==> flow/design.v <==
module vending_machine_8989(
  input clk,
  input rst,
  input[2:0] in,  
  input [2:0] p,  
  output reg out,
  output reg[2:0] change);
parameter s0 = 3'b000; 
parameter s1 = 3'b001; 
parameter s2 = 3'b010; 
parameter s3 = 3'b011; 
parameter s4 = 3'b100; 
parameter s5 = 3'b101; 
parameter s6 = 3'b110; 
parameter s7 = 3'b111; 
  reg[2:0] c_state, n_state;
  always@(posedge clk)
    begin
      if(rst==1)
        begin
          c_state = 0;
          n_state = 0;
          change = 3'b000;
        end
      else
        c_state = n_state;
      if(p==3'b001)
        begin
          case(c_state)
            s0:
              if(in==0)
                begin	
                  n_state = s0;
                  out = 0;
                  change = 3'b000;
                end
            else if(in==3'b001)
              begin
                n_state=s1;
                out=0;
                change=3'b000;
              end
            else if(in==3'b010)
              begin
                n_state = s2;
                out = 0;
                change = 3'b000;
              end
            else if(in==3'b011)
              begin
                n_state = s3;
                out = 0;
                change = 3'b000;
              end
            s1:
              if(in==0)
                begin	
                  n_state = s0;
                  out = 1;
                  change = 3'b000;
                end
            s2:
              if(in==0)
                begin	
                  n_state = s0;
                  out = 1;
                  change = 3'b001;
                end
            s3:
              if(in==0)
                begin	
                  n_state = s0;
                  out = 1;
                  change = 3'b100;
                end
          endcase
        end
      else if(p==3'b010)
        begin
          case(c_state)
            s0:
              if(in==0)
                begin	
                  n_state = s0;
                  out = 0;
                  change = 3'b000;
                end
            else if(in==3'b001)
              begin
                n_state=s1;
                out=0;
                change=3'b000;
              end
            else if(in==3'b010)
              begin
                n_state = s2;
                out = 0;
                change = 3'b000;
              end
            else if(in==3'b011)
              begin
                n_state = s3;
                out = 0;
                change = 3'b000;
              end
            s1:
              if(in==3'b001)
                begin	
                  n_state = s2;
                  out = 0;
                  change = 3'b000;
                end
            else if(in==3'b010)
                begin	
                  n_state = s4;
                  out = 0;
                  change = 3'b000;
                end
            else if(in==3'b011)
                begin	
                  n_state = s5;
                  out = 0;
                  change = 3'b000;
                end
            s2:
              if(in==0)
                begin	
                  n_state = s0;
                  out = 1;
                  change = 3'b000;
                end
            s3:
              if(in==0)
                begin	
                  n_state = s0;
                  out = 1;
                  change = 3'b011;
                end
            s4:
              if(in==0)
                begin	
                  n_state = s0;
                  out = 1;
                  change = 3'b001;
                end
            s5:
              if(in==0)
                begin	
                  n_state = s0;
                  out = 1;
                  change = 3'b100;
                end
          endcase
        end
      else if(p==3'b011)
        begin
          case(c_state)
            s0:
              if(in==0)
                begin	
                  n_state = s0;
                  out = 0;
                  change = 3'b000;
                end
            else if(in==3'b001)
              begin
                n_state=s1;
                out=0;
                change=3'b000;
              end
            else if(in==3'b010)
              begin
                n_state = s2;
                out = 0;
                change = 3'b000;
              end
            else if(in==3'b011)
              begin
                n_state = s3;
                out = 0;
                change = 3'b000;
              end
            s1:
              if(in==3'b001)
                begin	
                  n_state = s2;
                  out = 0;
                  change = 3'b000;
                end
            else if(in==3'b010)
                begin	
                  n_state = s4;
                  out = 0;
                  change = 3'b000;
                end
            else if(in==3'b011)
                begin	
                  n_state = s5;
                  out = 0;
                  change = 3'b000;
                end
            s2:
              if(in==3'b001)
                begin	
                  n_state = s4;
                  out = 0;
                  change = 3'b000;
                end
            else if(in==3'b010)
                begin	
                  n_state = s7;
                  out = 0;
                  change = 3'b000;
                end
            else if(in==3'b011)
                begin	
                  n_state = s6;
                  out = 0;
                  change = 3'b000;
                end
            s3:
              if(in==0)
                begin	
                  n_state = s0;
                  out = 1;
                  change = 3'b010;
                end
            s4:
              if(in==0)
                begin	
                  n_state = s0;
                  out = 1;
                  change = 3'b000;
                end
            s5:
              if(in==0)
                begin	
                  n_state = s0;
                  out = 1;
                  change = 3'b011;
                end
            s6:
              if(in==0)
                begin	
                  n_state = s0;
                  out = 1;
                  change = 3'b100;
                end
            s7:
              if(in==0)
                begin	
                  n_state = s0;
                  out = 1;
                  change = 3'b001;
                end
          endcase
        end
    end
endmodule
======== Reports on vending_machine_8989 ========
The steps from the RTL of vending_machine_8989 to its reports follow in flow order.
Lines are those of the file above, counted from 1.
Operators carry their Yosys type and port widths (W data, S select, Z words).
A cell with - has no value.
design
  top ..................................... vending_machine_8989
  clock port .............................. clk
  library ................................. sky130hd
  library corner .......................... tt_025C_1v80

======== Word level ========
Yosys after proc, flatten, opt, wreduce and memory -nomap, before mapping. Memory bits, and registers merged into a memory's read port (data or address), are not among the register bits. Print and check cells are not counted. Equal cells are merged and count once.
operators by class
  muxes and demuxes ....................... 45
  reductions and logical operators ........ 8
  eq/ne operators ......................... 15
operators by type and width
  operator              count
  $mux W3               28
  $pmux W3 S4           2
  $pmux W3 S7           1
  $eq A3 B2 Y1 const B  6
  $pmux W3 S6           1
  $eq A3 B3 Y1 const B  4
  $eq A3 B1 Y1 const B  3
  $pmux W3 S3           1
  $mux W1               8
  $ne A7 B1 Y1 const B  1
  $logic_not A3 Y1      2
  $pmux W3 S2           1
  $pmux W1 S3           2
  $ne A5 B1 Y1 const B  1
  $reduce_or A5 Y1      1
  $reduce_or A4 Y1      1
  $reduce_and A3 Y1     1
  $reduce_bool A3 Y1    1
  $reduce_or A3 Y1      1
  $reduce_or A2 Y1      1
  $pmux W1 S2           1
word-level totals
  flip-flop bits (word level) ............. 7
  bits of input ports ..................... 8
  elaborated cells ........................ 71

======== Logic depth ========
Depth = most cells in a row (Yosys ltp): at word level without a register or memory, in the mapped netlist without a sequential cell, where the memories' decode and read muxes count.
logic depth
  depth after elaboration ................. 9
  ABC_AREA ................................ 0
  gate-level depth with buffers ........... 7
  gate-level depth less buffers ........... 5

======== After synthesis ========
The flow's flattened synthesis, as Yosys stat reports it; memories are mapped. The netlist is that of the ABC_AREA named above (0 if unset); the other value can give another one.
The area totals of this step are shown rounded.
cells by type
  cell                       count
  sky130_fd_sc_hd__dfxtp_1   13
  sky130_fd_sc_hd__o22ai_1   11
  sky130_fd_sc_hd__nor2_1    15
  sky130_fd_sc_hd__a21oi_1   11
  sky130_fd_sc_hd__nand2_1   12
  sky130_fd_sc_hd__o21ai_0   9
  sky130_fd_sc_hd__nor2b_1   7
  sky130_fd_sc_hd__o221ai_1  5
  sky130_fd_sc_hd__clkbuf_1  11
  sky130_fd_sc_hd__mux2i_1   4
  sky130_fd_sc_hd__nand2b_1  6
  sky130_fd_sc_hd__a31oi_1   5
  sky130_fd_sc_hd__edfxtp_1  1
  sky130_fd_sc_hd__a41oi_4   1
  sky130_fd_sc_hd__or3_1     4
  sky130_fd_sc_hd__a21o_1    3
  sky130_fd_sc_hd__inv_1     6
  sky130_fd_sc_hd__or4_1     3
Other cell types: 37; their cells: 54.
mapped netlist
  buffers ................................. 16
  sequential part of the area ............. 290.3 µm²
  flip-flops .............................. 14
  chip area (Yosys) ....................... 1,325 µm²
  cells in the netlist .................... 181

======== Timing after synthesis ========
OpenSTA on the mapped netlist: ideal clock, no wires. The path of least setup slack (recovery checks aside). Input and output delay are each 20% of the period. Register names are those of the netlist, which keeps one name where synthesis merged equal registers.
timing path post-synthesis
  path kind ............................... input-to-reg
  from .................................... in in[0]
  to ...................................... reg (name not given)
  buffers on the path ..................... 0
  clock period ............................ 1,830 ps
  stages on the path ...................... 5
  delay of the path ....................... 1,498 ps
  input delay ............................. 366 ps
  slack ................................... -34 ps
  data arrival time ....................... 1,804 ps
  library setup time ...................... 60 ps
  required time ........................... 1,770 ps
  period reached after synthesis .......... 1,864 ps
"delay of the path" = arrival - input delay + setup time.
"stages on the path": output pins that drive a net of the path, with the launching flip-flop's if there is one; two outputs of one cell count as two.
"period reached after synthesis" is the clock period less the worst setup slack; recovery checks do not enter. This is arithmetic on one report: input and output delays are still those of the set period (20% each).
on the way, post-synthesis
  cells stage by stage .................... sky130_fd_sc_hd__or2_4 > sky130_fd_sc_hd__o31a_1 > sky130_fd_sc_hd__or3b_4 > sky130_fd_sc_hd__a41oi_4 > sky130_fd_sc_hd__a221o_1
ends and longest elaborated chain, post-synthesis
  element      line  source
  from (decl)  4     input[2:0] in,
No chain of elaborated cells between the ends is given.

======== Path in the finished layout ========
From the final timing report of flow run B: the path of least setup slack in the routed layout; clock arrival at registers is part of the times.
The report prints the path's times to 10 ps; the period is as set.
timing path after layout
  path kind ............................... reg-to-reg
  from .................................... reg (name not given)
  to ...................................... reg n_state
  data arrival time ....................... 1,870 ps
  library setup time ...................... 50 ps
  required time ........................... 1,680 ps
  clock period ............................ 1,480 ps
  buffers on the path ..................... 5
  slack ................................... -200 ps
  stages on the path ...................... 10
Where an end lacks its bit number, it is one bit of the signal, or one of the new flip-flops if synthesis recoded a state register.
At most two assigning lines are given for a register; there are more.
on the way, after layout
  cells stage by stage .................... sky130_fd_sc_hd__dfxtp_4 > sky130_fd_sc_hd__buf_6 > sky130_fd_sc_hd__buf_4 > sky130_fd_sc_hd__nor4b_4 > sky130_fd_sc_hd__nand2_1 > sky130_fd_sc_hd__buf_4 > sky130_fd_sc_hd__buf_4 > sky130_fd_sc_hd__buf_4 > sky130_fd_sc_hd__nor2_2 > sky130_fd_sc_hd__a211o_1
ends and longest elaborated chain, after layout
  element      line  source
  to (assign)  33    n_state = s0;
  to (assign)  39    n_state=s1;
  to (decl)    16    reg[2:0] c_state, n_state;
No chain of elaborated cells between the ends is given.

Subject: flow runs of vending_machine_8989

Hi,

Design vending_machine_8989 on sky130hd. What follows are 2 stored runs of the flow, each under its own settings; their order means nothing. The constraints put input and output delay at 20% of the set period each and load the outputs with 0.01 pF.
"clock period reached" = clock period - worst setup slack. The figure is calculated, with input and output delays left at 20% of the set period.
"time used up by the worst setup path" is the time allowed to the run's worst setup path (the clock period less input and output delay, where it has them) less its slack. Clock arrival times count: a late capture clock shortens it, a late launch clock lengthens it.
"total power of the final layout" rests on the timing tool's default activity at the inputs, not on a simulated workload.
"time used up by the worst setup path" is known to 10 ps.
Values from the reports are rounded here.

---- flow run A ----
settings
  period_ns = 2.04
  CORE_UTILIZATION = 69
  SETUP_SLACK_MARGIN = 0.13
  PLACE_DENSITY_LB_ADDON = 0.13
  CELL_PAD_IN_SITES_GLOBAL_PLACEMENT = 3
  ABC_AREA = 0
  CTS_CLUSTER_SIZE = 74
  CAP_MARGIN = 15
  MIN_ROUTING_LAYER = met1
  MAX_ROUTING_LAYER = met4
  CORE_MARGIN = 2
  SLEW_MARGIN = 20
results
  no results, placement failed with FLW-0024

---- flow run B ----
settings
  period_ns = 1.48
  CORE_UTILIZATION = 32
  SETUP_SLACK_MARGIN = 0.09
  PLACE_DENSITY_LB_ADDON = 0.08
  CORE_MARGIN = 8
  TNS_END_PERCENT = 20
  CTS_CLUSTER_DIAMETER = 225
  SLEW_MARGIN = 40
  MIN_ROUTING_LAYER = met1
  MAX_ROUTING_LAYER = met5
  CAP_MARGIN = 20
results
  worst slack on setup checks ............. -198 ps
  clock period reached .................... 1,678 ps
  total power of the final layout ......... 1,379 µW
  time used up by the worst setup path .... 1,680 ps
  class of the worst setup path ........... reg-to-reg
  standard-cell area of the final layout .. 2,360 µm²
  utilization after layout ................ 59.0%
  setup total negative slack .............. -2,143 ps
  worst hold slack in the final report .... 462 ps
  area of the die ......................... 6,456 µm²
  mapped cell area after synthesis ........ 1,325 µm²

Regards
